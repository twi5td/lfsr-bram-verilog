==> flow/design.v <==
`timescale 1ns / 1ps
module LFSR(
    input clk,
    input reset,
    output reg [3:0] lfsr_out
    );
    always @(posedge clk or posedge reset) begin
        if (reset)
            lfsr_out <= 4'b1001;     
        else begin
            lfsr_out[0] <= lfsr_out[3] ^ lfsr_out[1];  
            lfsr_out[1] <= lfsr_out[0];  
            lfsr_out[2] <= lfsr_out[1];  
            lfsr_out[3] <= lfsr_out[2];  
        end
    end    
endmodule
module bram_interface (
    input clk_125MHz,    
    input clk_10MHz,     
    input reset,
    input [3:0] lfsr_data,
    input bram_write_enable,
    output [3:0] bram_out
);
    (* keep = "true" *) reg [3:0] bram [7:0];    
    (* keep = "true" *) reg [2:0] write_addr;    
    reg prev_clk_10MHz;
    wire write_pulse;
    always @(posedge clk_125MHz or posedge reset) begin
        if (reset)
            prev_clk_10MHz <= 0;     
        else
            prev_clk_10MHz <= clk_10MHz;     
    end
    assign write_pulse = (clk_10MHz && !prev_clk_10MHz) && bram_write_enable;    
    always @(posedge clk_125MHz or posedge reset) begin
        if (reset) begin
            bram[0] <= 4'b1001;   
            write_addr <= 3'b001;   
        end else if (write_pulse) begin  
            bram[write_addr] <= lfsr_data;   
            write_addr <= (write_addr + 1) % 8;  
        end
    end
    assign bram_out = bram[(write_addr - 1) % 8];    
endmodule
# == From RTL to reports: bram_interface ==
# The steps from the RTL of bram_interface to its reports follow in flow order.
# Lines are those of the file above, counted from 1.
# Library cell names are shortened.
# A cell with -- has no value.
# setup
top,bram_interface
clk_port,clk_125MHz
library,sky130hd
corner,tt_025C_1v80

# == After elaboration ==
# Source: Yosys, flattened and elaborated. Widths are those after wreduce. Registers that Yosys merges into a memory's read port (data or address) are not register bits. Print and check cells do not count. Equal cells are merged and count once.
# word_totals
in_bits,8
regBits,36
out_inout_bits,4
# classes
n_reduce_logical,13
addsub,2
eq_ne,14
mux,1
logic,1
# ops
op,count
case mux 4 bit (select 8 bit),1
== test 3 bit (second input constant),8
AND reduction 3 bit,7
== test 3 x 2 -> 1 bit (second input constant),4
== test 3 x 1 -> 1 bit (second input constant),2
zero test 3 bit,2
adder 3 x 1 -> 3 bit (second input constant),1
subtractor 3 x 1 -> 3 bit (second input constant),1
logical AND 1 bit,2
AND reduction 2 bit,1
NOT 1 bit,1
zero test 1 bit,1

# == Depth ==
# Longest topological path by Yosys (ltp), each cell counted once; first at word level (registers and memories cut), then after technology mapping (sequential cells cut; the memories' decode and read muxes count).
# depth
ltp_word,4
abc_area,0
depth_mapped,8
depth_no_buf,6

# == Netlist ==
# Source: synth_stat.txt of the flow (Yosys; design flattened, memories mapped). It holds for the ABC_AREA given above (unset counts as 0); a run with the other value may have another netlist.
# synth_totals
n_buf,3
mapped_cells,103
ffs,36
yosys_area_um2,1571.5
# types
cell,count,type_area_um2
edfxtp_1,28,840.806
dfrtp_1,5,125.12
ha_1,10,125.12
mux2_2,9,101.347
dfstp_2,3,78.826
a222oi_1,4,40.038
o22a_1,4,35.034
a22oi_1,4,30.029
a31oi_1,4,25.024
and2_1,4,25.024
nor3_1,5,25.024
and3_1,3,18.768
nand2_1,5,18.768
inv_1,4,15.014
buf_2,2,10.01
xnor2_1,1,8.758
and2_2,1,7.507
nand3b_1,1,7.507
# Not listed: further types 6, cells in them 6.

# == Path before layout ==
# Path of least setup slack by OpenSTA after synthesis, without wires, with an ideal clock, recovery checks aside; 20% of the period is set as input and as output delay. Where synthesis merged equal registers, the netlist keeps one of their names.
# synth_path
path_type,flip-flop to output port
start,register write_addr[0]
end,output port bram_out[0]
out_delay_ns,0.538
path_stages,8
required_ns,2.152
clock_period_ns,2.69
path_delay_ns,2.155
slack_ns,-0.003
t_arrival_ns,2.155
launch_ns,0.000
synth_period_reached_ns,2.693
# "path_delay_ns" is the arrival time less input delay plus setup time.
# At an output port there is no setup time.
# "path_stages": output pins that drive a net of the path, with the launching flip-flop's if there is one; two outputs of one cell count as two.
# "synth_period_reached_ns" = period - worst setup slack (recovery checks aside). The figure is calculated, with input and output delays left at 20% of the set period.
# The rows between start and end are the longest chain of elaborated cells between them; the timing report does not say that the signal goes this way. Where chains are equally long, one stands for them.
# A line is the first line of the expression or statement that the cell stems from. Yosys adds cells for indexed reads and writes and turns some case tables into memories.
# synth_via
path_cell_list,dfstp_2 -> inv_1 -> ha_1 -> ha_1 -> or4_1 -> buf_2 -> o22a_1 -> a31oi_1
elab_chain_cells,3
# synth_rtl
element,line,rtl
"start, declared",27,"(* keep = ""true"" *) reg [2:0] write_addr;"
"start, assigned",40,write_addr <= 3'b001;
"start, assigned",43,write_addr <= (write_addr + 1) % 8;
subtractor 3 x 1 -> 3 bit,46,assign bram_out = bram[(write_addr - 1) % 8];
== test 3 bit,46,
case mux 4 bit (select 8 bit),46,
"end, declared",24,output [3:0] bram_out

# == Timing after layout ==
# From the final timing report of stored run 1: the path of least setup slack in the routed layout; clock arrival at registers is part of the times.
# layout_path
path_type,flip-flop to output port
start,register write_addr[0]
end,output port bram_out[0]
path_stages,8
out_delay_ns,1.07
required_ns,4.27
t_arrival_ns,3.19
slack_ns,1.08
clock_period_ns,5.34
launch_ns,0.28
# The rows between start and end are the longest chain of elaborated cells between them; the timing report does not say that the signal goes this way. Where chains are equally long, one stands for them.
# layout_via
path_cell_list,dfstp_2 -> inv_1 -> ha_1 -> ha_1 -> or4_1 -> o22a_1 -> a31oi_1 -> clkdlybuf4s50_1
elab_chain_cells,3
# layout_rtl
element,line,rtl
"start, declared",27,"(* keep = ""true"" *) reg [2:0] write_addr;"
"start, assigned",40,write_addr <= 3'b001;
"start, assigned",43,write_addr <= (write_addr + 1) % 8;
subtractor 3 x 1 -> 3 bit,46,assign bram_out = bram[(write_addr - 1) % 8];
== test 3 bit,46,
case mux 4 bit (select 8 bit),46,
"end, declared",24,output [3:0] bram_out

# Flow runs of bram_interface

Measured results for bram_interface: 2 stored runs of the Yosys and OpenROAD flow on sky130hd. The settings differ; the order carries no meaning. The constraints put input and output delay at 20% of the set period each and load the outputs with 0.01 pF.
"achieved_period_ns": clock period set for the run, less the worst setup slack. It is reckoned from that one timing run; input and output delays stay at 20% of the period that was set.
"critical_path_time_ns" means the part of the period allowed to the worst setup path (the constraints hold back 20% at inputs and 20% at outputs) less its slack; where the path has registers, the arrival times of their clocks count too.

Stored run 1, flow files:
==> flow/run.sh <==
#!/bin/bash
# the make line also repeats the synthesis and layout settings of config.mk as NAME=value (left out here)
make -C /OpenROAD-flow-scripts/flow DESIGN_CONFIG=/design/flow/config.mk WORK_HOME=/design/flow/orfs CLKGATE_MAP_FILE= finish
==> flow/config.mk <==
export PLATFORM = sky130hd
export DESIGN_NAME = bram_interface
export DESIGN_NICKNAME = bram_interface
export VERILOG_FILES = /design/flow/design.v
export SDC_FILE = /design/flow/constraint.sdc
export NUM_CORES = 4
export LEC_CHECK = 0
export CAP_MARGIN = 15
export CELL_PAD_IN_SITES_DETAIL_PLACEMENT = 2
export CORE_ASPECT_RATIO = 1.84
export CORE_MARGIN = 2
export CORE_UTILIZATION = 45
export CTS_CLUSTER_SIZE = 14
export MIN_ROUTING_LAYER = met2
export PLACE_DENSITY_LB_ADDON = 0.26
export SLEW_MARGIN = 20
==> flow/constraint.sdc <==
create_clock -name core_clock -period 5.34 [get_ports {clk_125MHz}]
set_input_delay 1.0680 -clock core_clock [delete_from_list [all_inputs] [get_ports {clk_125MHz}]]
set_output_delay 1.0680 -clock core_clock [all_outputs]
set_load 0.01 [all_outputs]

==> results of stored run 1, as CSV <==
result,value
critical_path_time_ns,3.19
critical_path_type,"flip-flop to output port"
setupTns_ns,0.000
synth_area_um2,1571.5
post_route_util_pct,53.5
achieved_period_ns,4.260
setup_ws_ns,1.080
die_area_um2,4003.1

Stored run 2, flow files:
==> flow/run.sh <==
#!/bin/bash
# the make line also repeats the synthesis and layout settings of config.mk as NAME=value (left out here)
make -C /OpenROAD-flow-scripts/flow DESIGN_CONFIG=/design/flow/config.mk WORK_HOME=/design/flow/orfs CLKGATE_MAP_FILE= finish
==> flow/config.mk <==
export PLATFORM = sky130hd
export DESIGN_NAME = bram_interface
export DESIGN_NICKNAME = bram_interface
export VERILOG_FILES = /design/flow/design.v
export SDC_FILE = /design/flow/constraint.sdc
export NUM_CORES = 4
export LEC_CHECK = 0
export CAP_MARGIN = 20
export CORE_MARGIN = 2
export CORE_UTILIZATION = 40
export SLEW_MARGIN = 20
==> flow/constraint.sdc <==
create_clock -name core_clock -period 2.07 [get_ports {clk_125MHz}]
set_input_delay 0.4140 -clock core_clock [delete_from_list [all_inputs] [get_ports {clk_125MHz}]]
set_output_delay 0.4140 -clock core_clock [all_outputs]
set_load 0.01 [all_outputs]

==> results of stored run 2, as CSV <==
result,value
critical_path_time_ns,2.34
critical_path_type,"flip-flop to output port"
setupTns_ns,-2.646
synth_area_um2,1571.5
post_route_util_pct,54.7
achieved_period_ns,2.751
setup_ws_ns,-0.681
die_area_um2,4446.2
